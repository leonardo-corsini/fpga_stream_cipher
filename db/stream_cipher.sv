==> flow/design.v <==
module counter_block (
    input  wire [31:0] key,
    input  wire [31:0] prev_value,
    input  wire        enable,
    input  wire        new_message,
    output wire [31:0] counter_next
);
    assign counter_next = new_message ? key :
                          enable      ? prev_value + 1 :
                                        prev_value;
endmodule
module s (
    input  wire [31:0] data_in,   
    output wire [7:0]  data_out   
);
    wire [7:0] A0 = data_in[31:24];  
    wire [7:0] A1 = data_in[23:16];
    wire [7:0] A2 = data_in[15:8];
    wire [7:0] A3 = data_in[7:0];    
    wire [7:0] x_in = A1 ^ A2;
    wire [7:0] x_out;
    assign x_out = { x_in[6],
                     x_in[5],
                     x_in[4],
                     x_in[3] ^ x_in[7],
                     x_in[2] ^ x_in[7],
                     x_in[1],
                     x_in[0] ^ x_in[7],
                     x_in[7] };
    assign data_out = x_out ^ A2 ^ A3 ^ A0;
endmodule
module stream_cipher (
    input  wire        clk,
    input  wire        rst_n,
    input  wire [7:0]  data_in,
    input  wire        valid_in,
    input  wire [31:0] key,
    input  wire        new_message,
    input  wire        encrypt_in,
    output reg  [7:0]  data_out,
    output reg        encrypt_out,
    output reg         valid_out
);
    typedef enum reg [0:0] {
        IDLE = 1'b0,
        PIPELINE_STATE = 1'b1
    } state_t;
    state_t state, next_state;
    reg  [31:0] counter_reg;
    wire [31:0] counter_next;
    reg  [7:0]  plaintext_reg_1;
    reg         valid_stage1;
    reg         encrypt_stage1;
    wire [7:0]  s_data_out;
    reg  [7:0]  s_reg;
    reg  [7:0]  plaintext_reg_2;
    reg         valid_stage2;
    reg         encrypt_stage2;
    reg  [7:0]  data_stage3;
    reg         encrypt_stage3;
    reg         valid_stage3;
    always_comb begin 
        case(state)
            IDLE: begin
                if (valid_in && new_message) begin
                    next_state = PIPELINE_STATE;
                end else begin
                    next_state = IDLE;
                end
            end
            PIPELINE_STATE: begin
                if(!valid_in && !valid_stage1 && !valid_stage2 && !valid_stage3 && !new_message) begin
                    next_state = IDLE;
                end
                else begin
                    next_state = PIPELINE_STATE;
                end
            end
            default: begin
                next_state = IDLE;
            end
        endcase
    end
    always_ff @(posedge clk or negedge rst_n) begin
        if (!rst_n) begin
            state <= IDLE;
        end else begin
            state <= next_state;
        end
    end
    counter_block u_counter (
        .key(key),
        .prev_value(counter_reg),
        .enable(valid_in),
        .new_message(new_message),
        .counter_next(counter_next)
    );
    always_ff @(posedge clk or negedge rst_n) begin
        if (!rst_n) begin
            counter_reg <= 32'd0;
            plaintext_reg_1 <= 8'd0;
            valid_stage1 <= 1'b0;
            encrypt_stage1 <= 1'b0;
        end
        else begin 
            case (state)
                IDLE: begin
                    if (valid_in && new_message) begin
                        counter_reg <= counter_next;
                        plaintext_reg_1 <= data_in;
                        valid_stage1 <= 1'b1;
                        encrypt_stage1 <= encrypt_in;
                    end
                end
                PIPELINE_STATE: begin
                    if (valid_in) begin
                        counter_reg <= counter_next;
                        plaintext_reg_1 <= data_in;
                        valid_stage1 <= 1'b1;
                        encrypt_stage1 <= encrypt_in;
                    end else begin
                        valid_stage1 <= 1'b0;
                        plaintext_reg_1 <= 8'd0;
                        encrypt_stage1 <= 1'b0;
                    end
                end
                default: begin
                    counter_reg <= 32'd0;
                    plaintext_reg_1 <= 8'd0;
                    valid_stage1 <= 1'b0;
                    encrypt_stage1 <= 1'b0;
                end
            endcase
        end
    end
    s u_s (
        .data_in(counter_reg),
        .data_out(s_data_out)
    );
    always_ff @(posedge clk or negedge rst_n) begin
        if (!rst_n) begin
            s_reg            <= 8'd0;
            valid_stage2    <= 1'b0;
            plaintext_reg_2  <= 8'd0;
            encrypt_stage2  <=1'b0;
        end else begin
            case (state)
                PIPELINE_STATE: begin
                    if (valid_stage1) begin
                        s_reg           <= s_data_out;
                        valid_stage2    <= valid_stage1;
                        plaintext_reg_2  <= plaintext_reg_1;
                        encrypt_stage2  <= encrypt_stage1;
                    end else begin
                        s_reg           <= 8'd0;
                        valid_stage2    <= 1'b0;
                        plaintext_reg_2  <= 8'd0;
                        encrypt_stage2   <= 1'b0;
                    end
                end
                default: begin
                    s_reg           <= 8'd0;
                    valid_stage2    <= 1'b0;
                    plaintext_reg_2  <= 8'd0;
                    encrypt_stage2   <=1'b0;
                end
            endcase
        end
    end
    always_ff @(posedge clk or negedge rst_n) begin
        if (!rst_n) begin
            data_stage3    <= 8'd0;
            valid_stage3   <= 1'b0;
            encrypt_stage3 <= 1'b0;
        end else begin
            case (state)
                PIPELINE_STATE: begin
                    if (valid_stage2) begin
                        data_stage3  <= plaintext_reg_2 ^ s_reg;
                        valid_stage3 <= 1'b1;
                        encrypt_stage3 <=encrypt_stage2;
                    end else begin
                        data_stage3    <= 8'd0;
                        valid_stage3   <= 1'b0;
                        encrypt_stage3 <= 1'b0;
                    end
                end
                default: begin
                    data_stage3    <= 8'd0;
                    valid_stage3   <= 1'b0;
                    encrypt_stage3 <= 1'b0;
                end
            endcase
        end
    end
    always_ff @(posedge clk or negedge rst_n) begin
        if (!rst_n) begin
            data_out    <= 8'd0;
            valid_out   <= 1'b0;
            encrypt_out <= 1'b0;
        end else begin
            case (state)
                PIPELINE_STATE: begin
                    if (valid_stage3) begin
                        data_out    <= data_stage3;
                        valid_out   <= valid_stage3;
                        encrypt_out <= encrypt_stage3;
                    end else begin
                       data_out    <= 8'd0;
                        valid_out   <= 1'b0;
                        encrypt_out <= 1'b0;
                    end
                end
                default: begin
                    data_out    <= 8'd0;
                    valid_out   <= 1'b0;
                    encrypt_out <= 1'b0;
                end
            endcase
        end
    end
endmodule
## Reports on stream_cipher

Tool output for the design above, in the order of the flow.
Lines are those of the file above, counted from 1.
Operators carry their Yosys type and port widths (W data, S select, Z words).
Cell names lack the library's common part.
A cell with -- has no value.

- Design top: stream_cipher
- Clock port: clk
- Library: sky130hd
- Corner: tt_025C_1v80

## Word level

Yosys after proc, flatten, opt, wreduce and memory -nomap, before mapping. Memory bits, and registers merged into a memory's read port (data or address), are not among the register bits. Print and check cells are not counted. Equal cells are merged and count once.

- Bits in registers: 81
- Bits of input ports: 45
- Output and inout port bits: 10
- Word-level cells: 75

- Add/subtract/negate cells: 1
- Equality and inequality tests: 2
- Multiplexer cells: 37
- Bitwise operators: 9
- Reductions and logical operators: 11

Operators with widths:

| operator | count |
|---|---|
| $mux W32 | 4 |
| $mux W8 | 10 |
| $pmux W32 S2 | 1 |
| $xor A8 B8 Y8 | 5 |
| $add A32 B1 Y32 const B | 1 |
| $mux W1 | 18 |
| $pmux W8 S2 | 1 |
| $pmux W1 S2 | 3 |
| $logic_and A1 B1 Y1 | 5 |
| $logic_not A1 Y1 | 5 |
| $ne A2 B2 Y1 const B | 2 |
| $xor A1 B1 Y1 | 3 |
| $reduce_and A2 Y1 | 1 |
| $not A1 Y1 | 1 |

## Depth

Yosys ltp: most cells in a row. Word level: on the elaborated netlist, between registers, memories and ports. Mapped: between sequential cells and ports; inverters and the memories' decode and read muxes count.

- Word-level depth: 7
- ABC_AREA: 1
- Mapped depth: 11
- Gate-level depth less buffers: 11

## After synthesis

The flow's flattened synthesis, as Yosys stat reports it; memories are mapped. The netlist is that of the ABC_AREA named above (0 if unset); the other value can give another one.

- Standard cells after synthesis: 632
- Synthesis area: 0.0045681 mm²
- Area of sequential cells: 0.0020269 mm²
- Flip-flops: 81
- Buffer cells: 18

Cells by type:

| cell | count | total area (µm²) |
|---|---|---|
| dfrtp_1 | 81 | 2.03E+03 |
| nand2_1 | 185 | 694.416 |
| nor2_1 | 87 | 326.563 |
| inv_1 | 70 | 262.752 |
| o21ai_0 | 39 | 195.187 |
| nand3_1 | 38 | 190.182 |
| a21oi_1 | 29 | 145.139 |
| nor2_4 | 7 | 78.826 |
| xor2_1 | 9 | 78.826 |
| xnor2_1 | 8 | 70.067 |
| nand2_2 | 11 | 68.816 |
| buf_2 | 9 | 45.043 |
| or2_2 | 7 | 43.792 |
| o21ai_1 | 8 | 40.038 |
| o22ai_1 | 6 | 37.536 |
| nand4_1 | 4 | 25.024 |
| clkbuf_1 | 6 | 22.522 |
| nand2_4 | 2 | 22.522 |

Other cell types: 16; their cells: 26.

## Path before layout

OpenSTA on the mapped netlist: ideal clock, no wires. The path of least setup slack (recovery checks aside). Input and output delay are each 20% of the period. Register names are those of the netlist, which keeps one name where synthesis merged equal registers.

- Path type: reg2reg
- Start: reg counter_reg[0]
- End: reg counter_reg[20]
- Clock period: 2.03 ns
- Setup time: 0.113 ns
- Launch time at the first pin: 0.000 ns
- Data arrival time: 1.315 ns
- Required time: 1.917 ns
- Setup slack: 0.602 ns
- Path delay: 1.428 ns
- Driving pins on the path: 11
- Buffers on the path: 0
- Period reached after synthesis: 1.428 ns

"path delay" = arrival - input delay + setup time.
"driving pins on the path" counts driving pins, that of a launching flip-flop among them; a cell with two outputs on the path counts twice.
"period reached after synthesis" = period - worst setup slack (recovery checks aside). The figure is calculated, with input and output delays left at 20% of the set period.
The rows between start and end are the longest chain of elaborated cells between them; the timing report does not say that the signal goes this way. Where chains are equally long, one stands for them.
A line is the first line of the expression or statement that the cell stems from. Yosys adds cells for indexed reads and writes and turns some case tables into memories.
A register here has more assigning lines than the two given.

- Path through: dfrtp_1 > ha_1 > nand2_1 > nor2_2 > nand2_2 > nor2_4 > nand2_2 > o21ai_2 > nand2_1 > nand2_1 > inv_1
- Cells in the longest elaborated chain: 5
- Elaborated cells on any way between the ends: 6
- RTL lines with such cells: 5
- Those cells by class: add/sub: 1; mux: 5

Ends and longest elaborated chain, after synthesis:

| item | line | source |
|---|---|---|
| start: declaration | 49 | `reg  [31:0] counter_reg;` |
| start: assignment | 109 | `counter_reg <= counter_next;` |
| start: assignment | 117 | `counter_reg <= counter_next;` |
| $add A32 B1 Y32 | 9 | `enable      ? prev_value + 1 :` |
| $mux W32 | 9 |  |
| $mux W32 | 8 | `assign counter_next = new_message ? key :` |
| $mux W32 | 116 | `if (valid_in) begin` |
| $pmux W32 S2 | 106 | `case (state)` |
| end: assignment | 109 |  |
| end: assignment | 117 |  |
| end: declaration | 49 |  |

## Path in the finished layout

Path of least setup slack in the final report of flow run 1 (OpenROAD, finished layout, wires in). Where an end is a register, its clock arrival counts in the times.

- Path type: reg2reg
- Start: reg counter_reg[1]
- End: reg counter_reg[20]
- Clock period: 1.61 ns
- Setup time: 0.10 ns
- Launch time at the first pin: 0.34 ns
- Data arrival time: 1.87 ns
- Required time: 1.86 ns
- Setup slack: -0.01 ns
- Driving pins on the path: 11
- Buffers on the path: 0

The rows between start and end are the longest chain of elaborated cells between them; the timing report does not say that the signal goes this way. Where chains are equally long, one stands for them.
A register here has more assigning lines than the two given.

- Path through: dfrtp_1 > ha_4 > nand2_4 > nor2_4 > nand2_4 > nor2_4 > nand2_2 > o21ai_2 > nand2_1 > nand2_1 > inv_1
- Cells in the longest elaborated chain: 5
- Elaborated cells on any way between the ends: 6
- RTL lines with such cells: 5
- Those cells by class: add/sub: 1; mux: 5

Ends and longest elaborated chain, post-layout:

| item | line | source |
|---|---|---|
| start: declaration | 49 | `reg  [31:0] counter_reg;` |
| start: assignment | 109 | `counter_reg <= counter_next;` |
| start: assignment | 117 | `counter_reg <= counter_next;` |
| $add A32 B1 Y32 | 9 | `enable      ? prev_value + 1 :` |
| $mux W32 | 9 |  |
| $mux W32 | 8 | `assign counter_next = new_message ? key :` |
| $mux W32 | 116 | `if (valid_in) begin` |
| $pmux W32 S2 | 106 | `case (state)` |
| end: assignment | 109 |  |
| end: assignment | 117 |  |
| end: declaration | 49 |  |

# Flow runs of stream_cipher

Below are 2 stored runs of the flow (Yosys, OpenROAD; platform sky130hd) on stream_cipher, each with its settings and what was measured, unordered. Constraints: input delay and output delay 20% of the set period each, output load 0.01 pF.
"achieved period" means the clock period less the worst setup slack. The figure is calculated, with input and output delays left at 20% of the set period.
"time used up by the worst setup path" is the time allowed to the run's worst setup path (the clock period less input and output delay, where it has them) less its slack. Clock arrival times count: a late capture clock shortens it, a late launch clock lengthens it.
By "total power of the final layout" is meant OpenSTA's value without simulated activity: inputs other than the clock are taken to toggle once in ten clock periods, and the tool carries that through the logic.
Settings: n/a = not set for that run.

| item | flow run 1 | flow run 2 |
|---|---|---|
| period_ns | 1.61 | 2.97 |
| CORE_UTILIZATION | 17 | 29 |
| PLACE_DENSITY_LB_ADDON | 0.04 | n/a |
| CORE_MARGIN | 3 | 6 |
| CELL_PAD_IN_SITES_GLOBAL_PLACEMENT | 2 | 3 |
| TNS_END_PERCENT | 35 | n/a |
| ABC_AREA | 1 | n/a |
| CTS_CLUSTER_SIZE | 66 | 47 |
| MIN_ROUTING_LAYER | met2 | n/a |
| CAP_MARGIN | 20 | 20 |
| SLEW_MARGIN | 20 | 30 |
| PLACE_DENSITY | n/a | 0.72 |
| HOLD_SLACK_MARGIN | n/a | 0.07 |
| GPL_TIMING_DRIVEN | n/a | 1 |
| GPL_ROUTABILITY_DRIVEN | n/a | 0 |
| MAX_ROUTING_LAYER | n/a | met4 |
| utilization after layout | 0.253 | 0.376 |
| total power of the final layout (mW) | 7.526 | 3.717 |
| chip area after synthesis (Yosys) (mm²) | 0.0045681 | 0.0041365 |
| post-route setup TNS (ns) | -0.012 | 0.000 |
| setup slack of the worst path (ns) | -0.012 | 0.771 |
| time used up by the worst setup path (ns) | 1.62 | 2.20 |
| class of the worst setup path | reg2reg | reg2reg |
| std-cell area (final layout) (mm²) | 0.0066301 | 0.0052213 |
| achieved period (ns) | 1.622 | 2.199 |
| die area (mm²) | 0.0288745 | 0.0172738 |
